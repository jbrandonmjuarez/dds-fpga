==> flow/design.v <==
module UART_module (
    input               clk,          
    input               resetn,       
    input   wire        uart_rxd,     
    output  wire        uart_txd,     
    output  wire [7:0]  rx_data,      
    input   wire [7:0]  tx_data       
);
parameter CLK_HZ        = 50000000;   
parameter BIT_RATE      = 9600;       
parameter PAYLOAD_BITS  = 8;          
wire [PAYLOAD_BITS-1:0] uart_rx_data;
wire                    uart_rx_valid;
wire                    uart_rx_break;
wire                    uart_tx_busy;
wire                    uart_tx_en;
reg [PAYLOAD_BITS-1:0] rx_data_reg;
assign rx_data = rx_data_reg;
assign uart_tx_en = uart_rx_valid;
always @(posedge clk) begin
    if (!resetn) begin
        rx_data_reg <= 8'hF0;
    end else if (uart_rx_valid) begin
        rx_data_reg <= uart_rx_data;
    end
end
UART_rs232_rx #(
    .BIT_RATE     (BIT_RATE),
    .PAYLOAD_BITS (PAYLOAD_BITS),
    .CLK_HZ       (CLK_HZ)
) uart_rx_inst (
    .clk            (clk),
    .resetn         (resetn),
    .uart_rxd       (uart_rxd),
    .uart_rx_en     (1'b1),
    .uart_rx_break  (uart_rx_break),
    .uart_rx_valid  (uart_rx_valid),
    .uart_rx_data   (uart_rx_data)
);
UART_rs232_tx #(
    .BIT_RATE     (BIT_RATE),
    .PAYLOAD_BITS (PAYLOAD_BITS),
    .CLK_HZ       (CLK_HZ)
) uart_tx_inst (
    .clk            (clk),
    .resetn         (resetn),
    .uart_txd       (uart_txd),
    .uart_tx_en     (uart_tx_en),
    .uart_tx_busy   (uart_tx_busy),
    .uart_tx_data   (tx_data)
);
endmodule
module UART_rs232_rx #(
    parameter BIT_RATE      = 9600,
    parameter CLK_HZ        = 48_000_000,
    parameter PAYLOAD_BITS  = 8,
    parameter STOP_BITS     = 1
)(
    input  wire                   clk,             
    input  wire                   resetn,          
    input  wire                   uart_rxd,        
    input  wire                   uart_rx_en,      
    output wire                   uart_rx_break,   
    output wire                   uart_rx_valid,   
    output reg  [PAYLOAD_BITS-1:0] uart_rx_data    
);
    localparam integer BIT_PERIOD_NS     = 1_000_000_000 / BIT_RATE;
    localparam integer CLK_PERIOD_NS     = 1_000_000_000 / CLK_HZ;
    localparam integer CYCLES_PER_BIT    = BIT_PERIOD_NS / CLK_PERIOD_NS;
    localparam integer COUNT_REG_LEN     = 1 + $clog2(CYCLES_PER_BIT);
    reg rxd_sync_0, rxd_sync_1;
    reg [PAYLOAD_BITS-1:0] received_data;
    reg [COUNT_REG_LEN-1:0] cycle_counter;
    reg [3:0] bit_counter;
    reg sampled_bit;
    reg [2:0] fsm_state, next_fsm_state;
    localparam FSM_IDLE  = 3'd0;
    localparam FSM_START = 3'd1;
    localparam FSM_RECV  = 3'd2;
    localparam FSM_STOP  = 3'd3;
    assign uart_rx_valid = (fsm_state == FSM_STOP) && (next_fsm_state == FSM_IDLE);
    assign uart_rx_break = uart_rx_valid && ~|received_data;
    always @(posedge clk) begin
        if (!resetn) begin
            uart_rx_data <= {PAYLOAD_BITS{1'b0}};
        end else if (fsm_state == FSM_STOP) begin
            uart_rx_data <= received_data;
        end
    end
    wire bit_complete   = (cycle_counter == CYCLES_PER_BIT) ||
                          (fsm_state == FSM_STOP && cycle_counter == CYCLES_PER_BIT / 2);
    wire all_bits_done  = (bit_counter == PAYLOAD_BITS);
    always @(*) begin
        case (fsm_state)
            FSM_IDLE:  next_fsm_state = rxd_sync_1 ? FSM_IDLE : FSM_START;
            FSM_START: next_fsm_state = bit_complete ? FSM_RECV : FSM_START;
            FSM_RECV:  next_fsm_state = all_bits_done ? FSM_STOP : FSM_RECV;
            FSM_STOP:  next_fsm_state = bit_complete ? FSM_IDLE : FSM_STOP;
            default:   next_fsm_state = FSM_IDLE;
        endcase
    end
    integer i;
    always @(posedge clk) begin
        if (!resetn || fsm_state == FSM_IDLE) begin
            received_data <= {PAYLOAD_BITS{1'b0}};
        end else if (fsm_state == FSM_RECV && bit_complete) begin
            received_data[PAYLOAD_BITS-1] <= sampled_bit;
            for (i = PAYLOAD_BITS-2; i >= 0; i = i - 1) begin
                received_data[i] <= received_data[i+1];
            end
        end
    end
    always @(posedge clk) begin
        if (!resetn || fsm_state != FSM_RECV) begin
            bit_counter <= 4'b0;
        end else if (fsm_state == FSM_RECV && bit_complete) begin
            bit_counter <= bit_counter + 1'b1;
        end
    end
    always @(posedge clk) begin
        if (!resetn) begin
            sampled_bit <= 1'b0;
        end else if (cycle_counter == CYCLES_PER_BIT / 2) begin
            sampled_bit <= rxd_sync_1;
        end
    end
    always @(posedge clk) begin
        if (!resetn || bit_complete) begin
            cycle_counter <= {COUNT_REG_LEN{1'b0}};
        end else if (fsm_state == FSM_START || fsm_state == FSM_RECV || fsm_state == FSM_STOP) begin
            cycle_counter <= cycle_counter + 1'b1;
        end
    end
    always @(posedge clk) begin
        if (!resetn) begin
            fsm_state <= FSM_IDLE;
        end else begin
            fsm_state <= next_fsm_state;
        end
    end
    always @(posedge clk) begin
        if (!resetn) begin
            rxd_sync_0 <= 1'b1;
            rxd_sync_1 <= 1'b1;
        end else if (uart_rx_en) begin
            rxd_sync_0 <= uart_rxd;
            rxd_sync_1 <= rxd_sync_0;
        end
    end
endmodule
module UART_rs232_tx #(
    parameter BIT_RATE      = 9600,          
    parameter CLK_HZ        = 48_000_000,    
    parameter PAYLOAD_BITS  = 8,             
    parameter STOP_BITS     = 1              
)(
    input  wire                     clk,            
    input  wire                     resetn,         
    output wire                     uart_txd,       
    output wire                     uart_tx_busy,   
    input  wire                     uart_tx_en,     
    input  wire [PAYLOAD_BITS-1:0] uart_tx_data     
);
    localparam integer BIT_PERIOD_NS     = 1_000_000_000 / BIT_RATE;
    localparam integer CLK_PERIOD_NS     = 1_000_000_000 / CLK_HZ;
    localparam integer CYCLES_PER_BIT    = BIT_PERIOD_NS / CLK_PERIOD_NS;
    localparam integer COUNT_REG_LEN     = 1 + $clog2(CYCLES_PER_BIT);
    localparam FSM_IDLE  = 3'd0;
    localparam FSM_START = 3'd1;
    localparam FSM_SEND  = 3'd2;
    localparam FSM_STOP  = 3'd3;
    reg [2:0] fsm_state, next_fsm_state;
    reg [3:0] bit_counter;
    reg [COUNT_REG_LEN-1:0] cycle_counter;
    reg [PAYLOAD_BITS-1:0] tx_data_buffer;
    reg txd_reg;
    assign uart_txd     = txd_reg;
    assign uart_tx_busy = (fsm_state != FSM_IDLE);
    wire bit_done      = (cycle_counter == CYCLES_PER_BIT);
    wire payload_sent  = (bit_counter == PAYLOAD_BITS);
    wire stop_sent     = (bit_counter == STOP_BITS && fsm_state == FSM_STOP);
    always @(*) begin
        case (fsm_state)
            FSM_IDLE:  next_fsm_state = uart_tx_en     ? FSM_START : FSM_IDLE;
            FSM_START: next_fsm_state = bit_done       ? FSM_SEND  : FSM_START;
            FSM_SEND:  next_fsm_state = payload_sent   ? FSM_STOP  : FSM_SEND;
            FSM_STOP:  next_fsm_state = stop_sent      ? FSM_IDLE  : FSM_STOP;
            default:   next_fsm_state = FSM_IDLE;
        endcase
    end
    always @(posedge clk) begin
        if (!resetn)
            fsm_state <= FSM_IDLE;
        else
            fsm_state <= next_fsm_state;
    end
    integer i;
    always @(posedge clk) begin
        if (!resetn) begin
            tx_data_buffer <= {PAYLOAD_BITS{1'b0}};
        end else if (fsm_state == FSM_IDLE && uart_tx_en) begin
            tx_data_buffer <= uart_tx_data;
        end else if (fsm_state == FSM_SEND && bit_done) begin
            for (i = PAYLOAD_BITS - 2; i >= 0; i = i - 1)
                tx_data_buffer[i] <= tx_data_buffer[i + 1];
        end
    end
    always @(posedge clk) begin
        if (!resetn) begin
            bit_counter <= 4'd0;
        end else if (fsm_state == FSM_SEND && next_fsm_state == FSM_STOP) begin
            bit_counter <= 4'd0;
        end else if (fsm_state == FSM_IDLE || fsm_state == FSM_START) begin
            bit_counter <= 4'd0;
        end else if ((fsm_state == FSM_SEND || fsm_state == FSM_STOP) && bit_done) begin
            bit_counter <= bit_counter + 1'b1;
        end
    end
    always @(posedge clk) begin
        if (!resetn || bit_done) begin
            cycle_counter <= {COUNT_REG_LEN{1'b0}};
        end else if (fsm_state == FSM_START || fsm_state == FSM_SEND || fsm_state == FSM_STOP) begin
            cycle_counter <= cycle_counter + 1'b1;
        end
    end
    always @(posedge clk) begin
        if (!resetn) begin
            txd_reg <= 1'b1;  
        end else case (fsm_state)
            FSM_IDLE:  txd_reg <= 1'b1;
            FSM_START: txd_reg <= 1'b0;  
            FSM_SEND:  txd_reg <= tx_data_buffer[0];
            FSM_STOP:  txd_reg <= 1'b1;  
            default:   txd_reg <= 1'b1;
        endcase
    end
endmodule
### Step by step through the tools: UART_module

The steps from the RTL of UART_module to its reports follow in flow order.
Lines are those of the file above, counted from 1.
The mark -- stands for no value.

* design top: UART_module
* clock port: clk
* standard-cell library: sky130hd
* library corner: tt_025C_1v80

### Word-level counts

Counts by Yosys on the flattened word-level netlist (proc, flatten, opt, wreduce; memories kept). Register bits leave out memories and registers merged into their read ports (data or address). Print and check cells are left out. Cells with the same type and inputs are merged into one.

* bitwise logic cells: 1
* add/sub/neg operators: 4
* reduce/logical cells: 25
* muxes and demuxes: 25
* eq/ne operators: 14

Operator list (number)
* 14-bit by 1-bit adder with 14-bit output with constant B: 2
* 14-bit by 13-bit equality test with 1-bit output with constant B: 2
* 3-bit case mux with 4-bit select: 2
* 1-bit two-way mux: 18
* 3-bit by 2-bit equality test with 1-bit output with constant B: 5
* 14-bit by 12-bit equality test with 1-bit output with constant B: 1
* 1-bit logical OR: 11
* 3-bit zero test: 3
* 1-bit logical AND: 8
* 4-bit by 1-bit adder with 4-bit output with constant B: 2
* 4-bit equality test with constant B: 2
* 2-bit two-way mux: 4
* 3-bit by 1-bit equality test with 1-bit output with constant B: 2
* 4-bit by 1-bit equality test with 1-bit output with constant B: 1
* 3-bit by 2-bit != test with 1-bit output with constant B: 1
* 3-bit OR reduction: 1
* 2-bit nonzero test: 1
* 1-bit case mux with 2-bit select: 1
* 1-bit NOT: 1
* 1-bit zero test: 1

* elaborated cells: 91
* bits of input ports: 11
* bits in registers: 78
* output and inout port bits: 9

### Logic depth

Longest topological path by Yosys (ltp), each cell counted once; first at word level (registers and memories cut), then after technology mapping (sequential cells cut; the memories' decode and read muxes count).

* word-level depth: 12
* ABC_AREA: 1
* depth in mapped cells: 15
* gate-level depth less buffers: 15

### Mapped cells and area

The flow's flattened synthesis, as Yosys stat reports it; memories are mapped. The netlist is that of the ABC_AREA named above (0 if unset); the other value can give another one.

* mapped area: 3611.0 µm²
* mapped flip-flops: 80
* sequential area: 1601.5 µm²
* cells in the netlist: 472
* buffers: 8

Cells by type
* sky130_fd_sc_hd__dfxtp_1: number 80, area in all 1.6E+03 µm²
* sky130_fd_sc_hd__nand2_1: number 89, area in all 334.07 µm²
* sky130_fd_sc_hd__a21oi_1: number 49, area in all 245.235 µm²
* sky130_fd_sc_hd__nor2_1: number 53, area in all 198.941 µm²
* sky130_fd_sc_hd__inv_1: number 52, area in all 195.187 µm²
* sky130_fd_sc_hd__o21ai_0: number 27, area in all 135.13 µm²
* sky130_fd_sc_hd__nand3_1: number 23, area in all 115.11 µm²
* sky130_fd_sc_hd__ha_1: number 9, area in all 112.608 µm²
* sky130_fd_sc_hd__xor2_1: number 8, area in all 70.067 µm²
* sky130_fd_sc_hd__nand4_1: number 8, area in all 50.048 µm²
* sky130_fd_sc_hd__nand2_4: number 4, area in all 45.043 µm²
* sky130_fd_sc_hd__nor3_1: number 9, area in all 45.043 µm²
* sky130_fd_sc_hd__nor2_2: number 7, area in all 43.792 µm²
* sky130_fd_sc_hd__nor2_8: number 2, area in all 40.038 µm²
* sky130_fd_sc_hd__nand2_2: number 6, area in all 37.536 µm²
* sky130_fd_sc_hd__nor3_2: number 3, area in all 30.029 µm²
* sky130_fd_sc_hd__clkbuf_1: number 6, area in all 22.522 µm²
* sky130_fd_sc_hd__inv_2: number 6, area in all 22.522 µm²

Other cell types: 23; their cells: 31.

### Timing after synthesis

Path of least setup slack by OpenSTA after synthesis, without wires, with an ideal clock, recovery checks aside; 20% of the period is set as input and as output delay. Where synthesis merged equal registers, the netlist keeps one of their names.

* path type: register -> register
* start point: register uart_rx_inst.cycle_counter[0]
* end point: register uart_tx_inst.tx_data_buffer[2]
* path slack: 1.994 ns
* launch time at the first pin: 0.000 ns
* arrival time: 1.599 ns
* period: 3.72 ns
* stages: 16
* path delay: 1.727 ns
* synthesis period reached: 1.726 ns

"path delay" is the arrival time less input delay plus setup time.
"stages" counts driving pins, that of a launching flip-flop among them; a cell with two outputs on the path counts twice.
"synthesis period reached" is the clock period less the worst setup slack; recovery checks do not enter. This is arithmetic on one report: input and output delays are still those of the set period (20% each).
Between the ends stands the longest chain of elaborated cells between them, by number of cells; it is not shown to be the way that was timed. Of several equally long chains one is given.
A line is the first line of the expression or statement that the cell stems from. Yosys adds cells for indexed reads and writes and turns some case tables into memories.
A register here has more assigning lines than the two given.

* path through: sky130_fd_sc_hd__dfxtp_1 -> sky130_fd_sc_hd__inv_1 -> sky130_fd_sc_hd__ha_1 -> sky130_fd_sc_hd__inv_1 -> sky130_fd_sc_hd__nor2_1 -> sky130_fd_sc_hd__nand2_1 -> sky130_fd_sc_hd__nor2_1 -> sky130_fd_sc_hd__nand2_1 -> sky130_fd_sc_hd__nand3_2 -> sky130_fd_sc_hd__nand3_4 -> sky130_fd_sc_hd__nor2_8 -> sky130_fd_sc_hd__nand2_4 -> sky130_fd_sc_hd__nand2_1 -> sky130_fd_sc_hd__nor2_1 -> sky130_fd_sc_hd__nor2_1 -> sky130_fd_sc_hd__nor2_1
* length of the longest elaborated chain: 9
* elaborated cells between the ends (all ways): 12
* classes of those cells: eq/ne (2); mux (4); reduce/logical (6)

RTL lines, path post-synthesis
* start, declared: RTL line 73 `reg [COUNT_REG_LEN-1:0] cycle_counter;`
* start, assigned: RTL line 129 `cycle_counter <= {COUNT_REG_LEN{1'b0}};`
* start, assigned: RTL line 131 `cycle_counter <= cycle_counter + 1'b1;`
* 14-bit by 12-bit equality test with 1-bit output: RTL line 91 `(fsm_state == FSM_STOP && cycle_counter == CYCLES_PER_BIT / 2);`
* 1-bit logical AND: RTL line 91
* 1-bit logical OR: RTL line 90 `wire bit_complete   = (cycle_counter == CYCLES_PER_BIT) ||`
* 2-bit two-way mux: RTL line 98 `FSM_STOP:  next_fsm_state = bit_complete ? FSM_IDLE : FSM_STOP;`
* 3-bit case mux with 4-bit select: RTL line 94 `case (fsm_state)`
* 3-bit zero test: RTL line 81 `assign uart_rx_valid = (fsm_state == FSM_STOP) && (next_fsm_state == FSM_IDLE);`
* 1-bit logical AND: RTL line 81
* 1-bit logical AND: RTL line 201 `end else if (fsm_state == FSM_IDLE && uart_tx_en) begin`
* 1-bit two-way mux: RTL line 201
* end, assigned: RTL line 202 `tx_data_buffer <= uart_tx_data;`
* end, assigned: RTL line 205 `tx_data_buffer[i] <= tx_data_buffer[i + 1];`
* end, declared: RTL line 175 `reg [PAYLOAD_BITS-1:0] tx_data_buffer;`

### Path in the finished layout

Path of least setup slack in the final report of flow run A (OpenROAD, finished layout, wires in). Where an end is a register, its clock arrival counts in the times.

* path type: register -> register
* start point: register uart_rx_inst.cycle_counter[0]
* end point: register uart_tx_inst.bit_counter[2]
* stages: 16
* launch time at the first pin: 0.34 ns
* path slack: 0.26 ns
* period: 2.33 ns
* arrival time: 2.29 ns

Between the ends stands the longest chain of elaborated cells between them, by number of cells; it is not shown to be the way that was timed. Of several equally long chains one is given.
A register here has more assigning lines than the two given.

* path through: sky130_fd_sc_hd__dfxtp_1 -> sky130_fd_sc_hd__inv_1 -> sky130_fd_sc_hd__ha_1 -> sky130_fd_sc_hd__inv_1 -> sky130_fd_sc_hd__nor2_1 -> sky130_fd_sc_hd__nand2_1 -> sky130_fd_sc_hd__nor2_2 -> sky130_fd_sc_hd__nand2_1 -> sky130_fd_sc_hd__nand3_2 -> sky130_fd_sc_hd__nand3_4 -> sky130_fd_sc_hd__nor2_8 -> sky130_fd_sc_hd__nand2_4 -> sky130_fd_sc_hd__nand3_1 -> sky130_fd_sc_hd__nand2_1 -> sky130_fd_sc_hd__nand2_2 -> sky130_fd_sc_hd__nor2_1
* length of the longest elaborated chain: 12
* elaborated cells between the ends (all ways): 14
* classes of those cells: eq/ne (3); mux (5); reduce/logical (6)

RTL lines, path after layout
* start, declared: RTL line 73 `reg [COUNT_REG_LEN-1:0] cycle_counter;`
* start, assigned: RTL line 129 `cycle_counter <= {COUNT_REG_LEN{1'b0}};`
* start, assigned: RTL line 131 `cycle_counter <= cycle_counter + 1'b1;`
* 14-bit by 12-bit equality test with 1-bit output: RTL line 91 `(fsm_state == FSM_STOP && cycle_counter == CYCLES_PER_BIT / 2);`
* 1-bit logical AND: RTL line 91
* 1-bit logical OR: RTL line 90 `wire bit_complete   = (cycle_counter == CYCLES_PER_BIT) ||`
* 2-bit two-way mux: RTL line 98 `FSM_STOP:  next_fsm_state = bit_complete ? FSM_IDLE : FSM_STOP;`
* 3-bit case mux with 4-bit select: RTL line 94 `case (fsm_state)`
* 3-bit zero test: RTL line 81 `assign uart_rx_valid = (fsm_state == FSM_STOP) && (next_fsm_state == FSM_IDLE);`
* 1-bit logical AND: RTL line 81
* 1-bit two-way mux: RTL line 184 `FSM_IDLE:  next_fsm_state = uart_tx_en     ? FSM_START : FSM_IDLE;`
* 3-bit case mux with 4-bit select: RTL line 183 `case (fsm_state)`
* 3-bit by 2-bit equality test with 1-bit output: RTL line 211 `end else if (fsm_state == FSM_SEND && next_fsm_state == FSM_STOP) begin`
* 1-bit logical AND: RTL line 211
* 3-bit OR reduction
* end, assigned: RTL line 210 `bit_counter <= 4'd0;`
* end, assigned: RTL line 216 `bit_counter <= bit_counter + 1'b1;`
* end, declared: RTL line 173 `reg [3:0] bit_counter;`

## Implementation results

UART_module through Yosys and OpenROAD on sky130hd: 2 stored runs, unordered, with their settings and measured results. The constraints put input and output delay at 20% of the set period each and load the outputs with 0.01 pF.
By "achieved clock period" is meant the clock period of the run minus its worst setup slack. This is arithmetic on one report: input and output delays are still those of the set period (20% each).
"allowed time less slack (worst setup path)": the worst setup path's part of the clock period (all of it between registers, 20% less for each end at a port) less its slack. A launch clock that arrives late makes it longer, a capture clock that arrives late makes it shorter.
By "total design power" is meant OpenSTA's value without simulated activity: inputs other than the clock are taken to toggle once in ten clock periods, and the tool carries that through the logic.

### Flow run A

Settings: `period_ns=2.33`, `CORE_UTILIZATION=27`, `PLACE_DENSITY_LB_ADDON=0.15`, `CORE_ASPECT_RATIO=0.53`, `CELL_PAD_IN_SITES_DETAIL_PLACEMENT=2`, `ABC_AREA=1`, `GPL_TIMING_DRIVEN=1`, `CTS_CLUSTER_SIZE=42`, `CTS_CLUSTER_DIAMETER=199`, `CAP_MARGIN=35`, `SLEW_MARGIN=35`, `MIN_ROUTING_LAYER=met2`, `MAX_ROUTING_LAYER=met5`, `CORE_MARGIN=2`

- Synthesis area: 3,611.0 µm²
- Total die area: 14,361.7 µm²
- Standard-cell area of the final layout: 4,367.9 µm²
- Post-route utilization: 0.338
- Worst slack on setup checks: 0.264 ns
- Total negative slack on setup checks: 0.000 ns
- Final worst hold slack: 0.430 ns
- Total design power: 0.00296 W
- Achieved clock period: 2.066 ns
- Allowed time less slack (worst setup path): 2.07 ns
- Worst setup path type: register -> register

### Flow run B

Settings: `period_ns=3.43`, `CORE_UTILIZATION=57`, `SETUP_SLACK_MARGIN=0.73`, `PLACE_DENSITY_LB_ADDON=0.03`, `CORE_ASPECT_RATIO=1.21`, `CELL_PAD_IN_SITES_DETAIL_PLACEMENT=1`, `CTS_CLUSTER_SIZE=29`, `CAP_MARGIN=40`, `MIN_ROUTING_LAYER=met1`, `CORE_MARGIN=2`, `SLEW_MARGIN=20`

- Synthesis area: 3,689.8 µm²
- Total die area: 7,135.4 µm²
- Standard-cell area of the final layout: 4,184.0 µm²
- Post-route utilization: 0.661
- Worst slack on setup checks: 0.909 ns
- Total negative slack on setup checks: 0.000 ns
- Final worst hold slack: 0.464 ns
- Total design power: 0.001746 W
- Achieved clock period: 2.521 ns
- Allowed time less slack (worst setup path): 2.52 ns
- Worst setup path type: register -> register
